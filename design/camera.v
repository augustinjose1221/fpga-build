==> flow/design.v <==
module camera(
input               clk,                                   
input               camera_en,                             
output reg          data_valid,                            
output reg [7:0]    data_out);                             
reg [7:0] DATA [0:74];                                     
integer ptr;
initial
begin
 ptr <= 0;
 DATA[0] <= 8'hBC;
 DATA[1] <= 8'h27;
 DATA[2] <= 8'h81;
 DATA[3] <= 8'hFF;
 DATA[4] <= 8'hCE;
 DATA[5] <= 8'h1F;
 DATA[6] <= 8'hE0;
 DATA[7] <= 8'hA9;
 DATA[8] <= 8'h38;
 DATA[9] <= 8'h2B;
 DATA[10] <= 8'hD4;
 DATA[11] <= 8'h11;
 DATA[12] <= 8'h10;
 DATA[13] <= 8'h0F;
 DATA[14] <= 8'h6E;
 DATA[15] <= 8'hBF;
 DATA[16] <= 8'h50;
 DATA[17] <= 8'hA3;
 DATA[18] <= 8'h45;
 DATA[19] <= 8'h2C;
 DATA[20] <= 8'h44;
 DATA[21] <= 8'h01;
 DATA[22] <= 8'h21;
 DATA[23] <= 8'hDF;
 DATA[24] <= 8'h1E;
 DATA[25] <= 8'h7F;
 DATA[26] <= 8'h80;
 DATA[27] <= 8'h39;
 DATA[28] <= 8'h48;
 DATA[29] <= 8'hCB;
 DATA[30] <= 8'hC4;
 DATA[31] <= 8'hCC;
 DATA[32] <= 8'h8F;
 DATA[33] <= 8'hF2;
 DATA[34] <= 8'hC4;
 DATA[35] <= 8'h10;
 DATA[36] <= 8'hE1;
 DATA[37] <= 8'hA0;
 DATA[38] <= 8'h30;
 DATA[39] <= 8'h24;
 DATA[40] <= 8'hD6;
 DATA[41] <= 8'h16;
 DATA[42] <= 8'h91;
 DATA[43] <= 8'hF9;
 DATA[44] <= 8'h43;
 DATA[45] <= 8'h13;
 DATA[46] <= 8'hE0;
 DATA[47] <= 8'hA2;
 DATA[48] <= 8'h38;
 DATA[49] <= 8'h2F;
 DATA[50] <= 8'hD4;
 DATA[51] <= 8'h15;
 DATA[52] <= 8'h8C;
 DATA[53] <= 8'hFF;
 DATA[54] <= 8'hC1;
 DATA[55] <= 8'h1F;
 DATA[56] <= 8'hE5;
 DATA[57] <= 8'hA9;
 DATA[58] <= 8'h3B;
 DATA[59] <= 8'h2B;
 DATA[60] <= 8'hDD;
 DATA[61] <= 8'h11;
 DATA[62] <= 8'h8E;
 DATA[63] <= 8'hFF;
 DATA[64] <= 8'hCA;
 DATA[65] <= 8'h1F;
 DATA[66] <= 8'hEE;
 DATA[67] <= 8'hA9;
 DATA[68] <= 8'h37;
 DATA[69] <= 8'h2B;
 DATA[70] <= 8'hE4;
 DATA[71] <= 8'h11;
 DATA[72] <= 8'hE1;
 DATA[73] <= 8'hFF;
 DATA[74] <= 8'hDE;
end
always @(posedge clk)
begin
 if(camera_en)
 begin
  data_valid <= 1'b1;
  data_out <= DATA[ptr];
  ptr <= ptr + 1;
 end
 else
 begin
  data_valid <= 1'b0;
  ptr <= 0;
  data_out <= 8'hzz;
 end
 if(ptr == 74)
  ptr <= 0;
end
endmodule
[From RTL to reports: camera]
The steps from the RTL of camera to its reports follow in flow order.
Lines are those of the file above, counted from 1.
Operators: Yosys type, input widths -> output width; for muxes data width and select width s.
Not given: --
Design
  design top: camera
  clock input: clk
  cell library: sky130hd
  timing corner: tt_025C_1v80

[Word-level counts]
Source: Yosys, flattened and elaborated, memories not mapped. Widths are those after wreduce. Registers that Yosys merges into a memory's read port (data or address) are not register bits. Print and check cells do not count. Equal cells are merged and count once.
Yosys's memory passes give these memory sizes; they may raise the number of words (mostly to a power of two), join words into wider ones and drop unused or constant bits.
Storage and ports
  register bits: 41
  memory bits (read-only): 600
  memories: 1
  bits of input ports: 2
  output and inout bits: 9
  elaborated cells: 10
Memory list
  DATA: depth 75, width 8, read ports 1, wr ports 0, line 6  | reg [7:0] DATA [0:74];
Cells by class
  add/sub/neg operators: 1
  equality and inequality tests: 1
  mux-type cells: 2
  bitwise logic cells: 1
  reductions and logical operators: 1
Operators with widths (number)
  $add 32x2->32 const B: 1
  $eq 32x8->1 const B: 1
  $mux 8: 1
  $reduce_or 2->1: 1
  $not 1->1: 1
  $mux 1: 1

[Depth]
Yosys ltp: most cells in a row. Word level: on the elaborated netlist, between registers, memories and ports. Mapped: between sequential cells and ports; inverters and the memories' decode and read muxes count.
Depth
  depth in word-level cells: 2
  ABC_AREA: 1
  depth in mapped cells: 11
  depth with buffers taken out: 11

[After synthesis]
The flow's flattened synthesis, as Yosys stat reports it; memories are mapped. The netlist is that of the ABC_AREA named above (0 if unset); the other value can give another one.
Mapped netlist
  cell count: 568
  synthesis area: 3261.9 um^2
  sequential area: 820.8 um^2
  flip-flop cells: 41
  buffers: 18
Cells by type
  sky130_fd_sc_hd__dfxtp_1: number 41, area in all 820.787 um^2
  sky130_fd_sc_hd__nand2_1: number 216, area in all 810.778 um^2
  sky130_fd_sc_hd__nand3_1: number 69, area in all 345.331 um^2
  sky130_fd_sc_hd__nor2_1: number 83, area in all 311.549 um^2
  sky130_fd_sc_hd__inv_1: number 53, area in all 198.941 um^2
  sky130_fd_sc_hd__ha_1: number 13, area in all 162.656 um^2
  sky130_fd_sc_hd__xor2_1: number 9, area in all 78.826 um^2
  sky130_fd_sc_hd__nand3b_1: number 9, area in all 67.565 um^2
  sky130_fd_sc_hd__o21ai_0: number 13, area in all 65.062 um^2
  sky130_fd_sc_hd__nor2_2: number 10, area in all 62.56 um^2
  sky130_fd_sc_hd__a21oi_1: number 12, area in all 60.058 um^2
  sky130_fd_sc_hd__buf_4: number 6, area in all 45.043 um^2
  sky130_fd_sc_hd__buf_6: number 3, area in all 33.782 um^2
  sky130_fd_sc_hd__buf_2: number 6, area in all 30.029 um^2
  sky130_fd_sc_hd__xnor2_1: number 3, area in all 26.275 um^2
  sky130_fd_sc_hd__nand2_2: number 4, area in all 25.024 um^2
  sky130_fd_sc_hd__nor2_4: number 2, area in all 22.522 um^2
  sky130_fd_sc_hd__nand4_1: number 3, area in all 18.768 um^2
Not listed: further types 8, cells in them 13.

[Timing after synthesis]
Source: OpenSTA report_checks on the synthesized netlist (no wires, ideal clock, input and output delay 20% of the period each), path of least setup slack; recovery checks are left aside. Register names are those of the netlist, which keeps one name where synthesis merged equal registers.
Timing post-synthesis
  path kind: register -> register
  from: register ptr[0]
  to: register ptr[17]
  clock period: 2.68 ns
  library setup time: 0.109 ns
  launch time at the first pin: 0.000 ns
  data arrival time: 1.599 ns
  required time: 2.571 ns
  path slack: 0.972 ns
  delay of the path: 1.708 ns
  driving pins on the path: 12
  buffers on the path: 2
  period reached after synthesis: 1.708 ns
"delay of the path" = arrival - input delay + setup time.
"driving pins on the path" counts driving pins, that of a launching flip-flop among them; a cell with two outputs on the path counts twice.
"period reached after synthesis" is the clock period less the worst setup slack; recovery checks do not enter. This is arithmetic on one report: input and output delays are still those of the set period (20% each).
The rows between start and end are the longest chain of elaborated cells between them; the timing report does not say that the signal goes this way. Where chains are equally long, one stands for them.
Each line given opens the expression or statement behind the cell; cells for indexed reads and writes are added by Yosys, which also makes memories of some case tables.
A register here has more assigning lines than the two given.
Between the ends, post-synthesis
  cells stage by stage: sky130_fd_sc_hd__dfxtp_1 > sky130_fd_sc_hd__buf_2 > sky130_fd_sc_hd__inv_1 > sky130_fd_sc_hd__ha_1 > sky130_fd_sc_hd__nand3_1 > sky130_fd_sc_hd__nor2_1 > sky130_fd_sc_hd__nand2_1 > sky130_fd_sc_hd__nor2_1 > sky130_fd_sc_hd__nor2_1 > sky130_fd_sc_hd__buf_2 > sky130_fd_sc_hd__nand2_1 > sky130_fd_sc_hd__inv_1
  length of the longest elaborated chain: 2
  elaborated cells on any way between the ends: 3
  source lines of those cells: 2
  those cells by class: add/sub: 1; eq/ne: 1; reduce/logical: 1
Ends and longest elaborated chain, post-synthesis
  from (decl): line 7  | integer ptr;
  from (assign): line 93  | ptr <= ptr + 1;
  from (assign): line 98  | ptr <= 0;
  $eq 32x8->1: line 101  | if(ptr == 74)
  $reduce_or 2->1
  to (assign): line 93
  to (assign): line 102  | ptr <= 0;
  to (decl): line 7

[Path in the finished layout]
Path of least setup slack in the final report of entry B (OpenROAD, finished layout, wires in). Where an end is a register, its clock arrival counts in the times.
Timing after layout
  path kind: register -> register
  from: register ptr[17]
  to: register ptr[28]
  clock period: 1.49 ns
  library setup time: 0.09 ns
  launch time at the first pin: 0.32 ns
  data arrival time: 2.02 ns
  required time: 1.72 ns
  path slack: -0.30 ns
  driving pins on the path: 11
  buffers on the path: 1
The rows between start and end are the longest chain of elaborated cells between them; the timing report does not say that the signal goes this way. Where chains are equally long, one stands for them.
A register here has more assigning lines than the two given.
Between the ends, after layout
  cells stage by stage: sky130_fd_sc_hd__dfxtp_1 > sky130_fd_sc_hd__buf_4 > sky130_fd_sc_hd__nand2_1 > sky130_fd_sc_hd__nor2_1 > sky130_fd_sc_hd__nand2_1 > sky130_fd_sc_hd__nor2_4 > sky130_fd_sc_hd__nand2_2 > sky130_fd_sc_hd__nand2_1 > sky130_fd_sc_hd__nand2_1 > sky130_fd_sc_hd__nand2_1 > sky130_fd_sc_hd__inv_1
  length of the longest elaborated chain: 2
  elaborated cells on any way between the ends: 3
  source lines of those cells: 2
  those cells by class: add/sub: 1; eq/ne: 1; reduce/logical: 1
Ends and longest elaborated chain, after layout
  from (decl): line 7  | integer ptr;
  from (assign): line 93  | ptr <= ptr + 1;
  from (assign): line 98  | ptr <= 0;
  $eq 32x8->1: line 101  | if(ptr == 74)
  $reduce_or 2->1
  to (assign): line 93
  to (assign): line 102  | ptr <= 0;
  to (decl): line 7

--- measured runs ---
Module camera, platform sky130hd: 2 stored runs of the flow (Yosys, OpenROAD) with differing settings, in no particular order. Input and output delays are each 20% of the period that was set; the output load is 0.01 pF.
"reached clock period" = clock period - worst setup slack. The figure is calculated, with input and output delays left at 20% of the set period.
By "time used up by the worst setup path" is meant the share of the clock period that the worst setup path is allowed (20% is reserved at inputs, 20% at outputs), minus its slack. Clock arrival times at its registers enter into it.
"power" rests on the timing tool's default activity at the inputs, not on a simulated workload.

==> entry A: settings <==
{ "period_ns": 4.63, "CORE_UTILIZATION": 65, "SETUP_SLACK_MARGIN": 1.02, "PLACE_DENSITY": 0.74, "CORE_ASPECT_RATIO": 0.51, "CORE_MARGIN": 9, "CELL_PAD_IN_SITES_GLOBAL_PLACEMENT": 1, "CELL_PAD_IN_SITES_DETAIL_PLACEMENT": 0, "TNS_END_PERCENT": 15, "ABC_AREA": 1, "GPL_TIMING_DRIVEN": 1, "GPL_ROUTABILITY_DRIVEN": 1, "CTS_CLUSTER_SIZE": 80, "CTS_CLUSTER_DIAMETER": 209, "MIN_ROUTING_LAYER": "met2", "CAP_MARGIN": 20, "SLEW_MARGIN": 20 }
==> entry A: results <==
not finished: placement ended with error GPL-0301

==> entry B: settings <==
{ "period_ns": 1.49, "CORE_UTILIZATION": 60, "SETUP_SLACK_MARGIN": 0.04, "ABC_AREA": 1, "MIN_ROUTING_LAYER": "met1", "MAX_ROUTING_LAYER": "met4", "CAP_MARGIN": 20, "CORE_MARGIN": 2, "SLEW_MARGIN": 20 }
==> entry B: results <==
time used up by the worst setup path: 1.79 ns
type of the worst setup path: register -> register
area of the synthesized netlist: 3261.9 um^2
utilization after routing: 0.923
power: 3.108 mW
die footprint: 6041.9 um^2
setup slack of the worst path: -0.299 ns
reached clock period: 1.789 ns
lowest hold slack: 0.568 ns
standard-cell area of the final layout: 4774.6 um^2
total negative slack: -4.290 ns
--- end ---
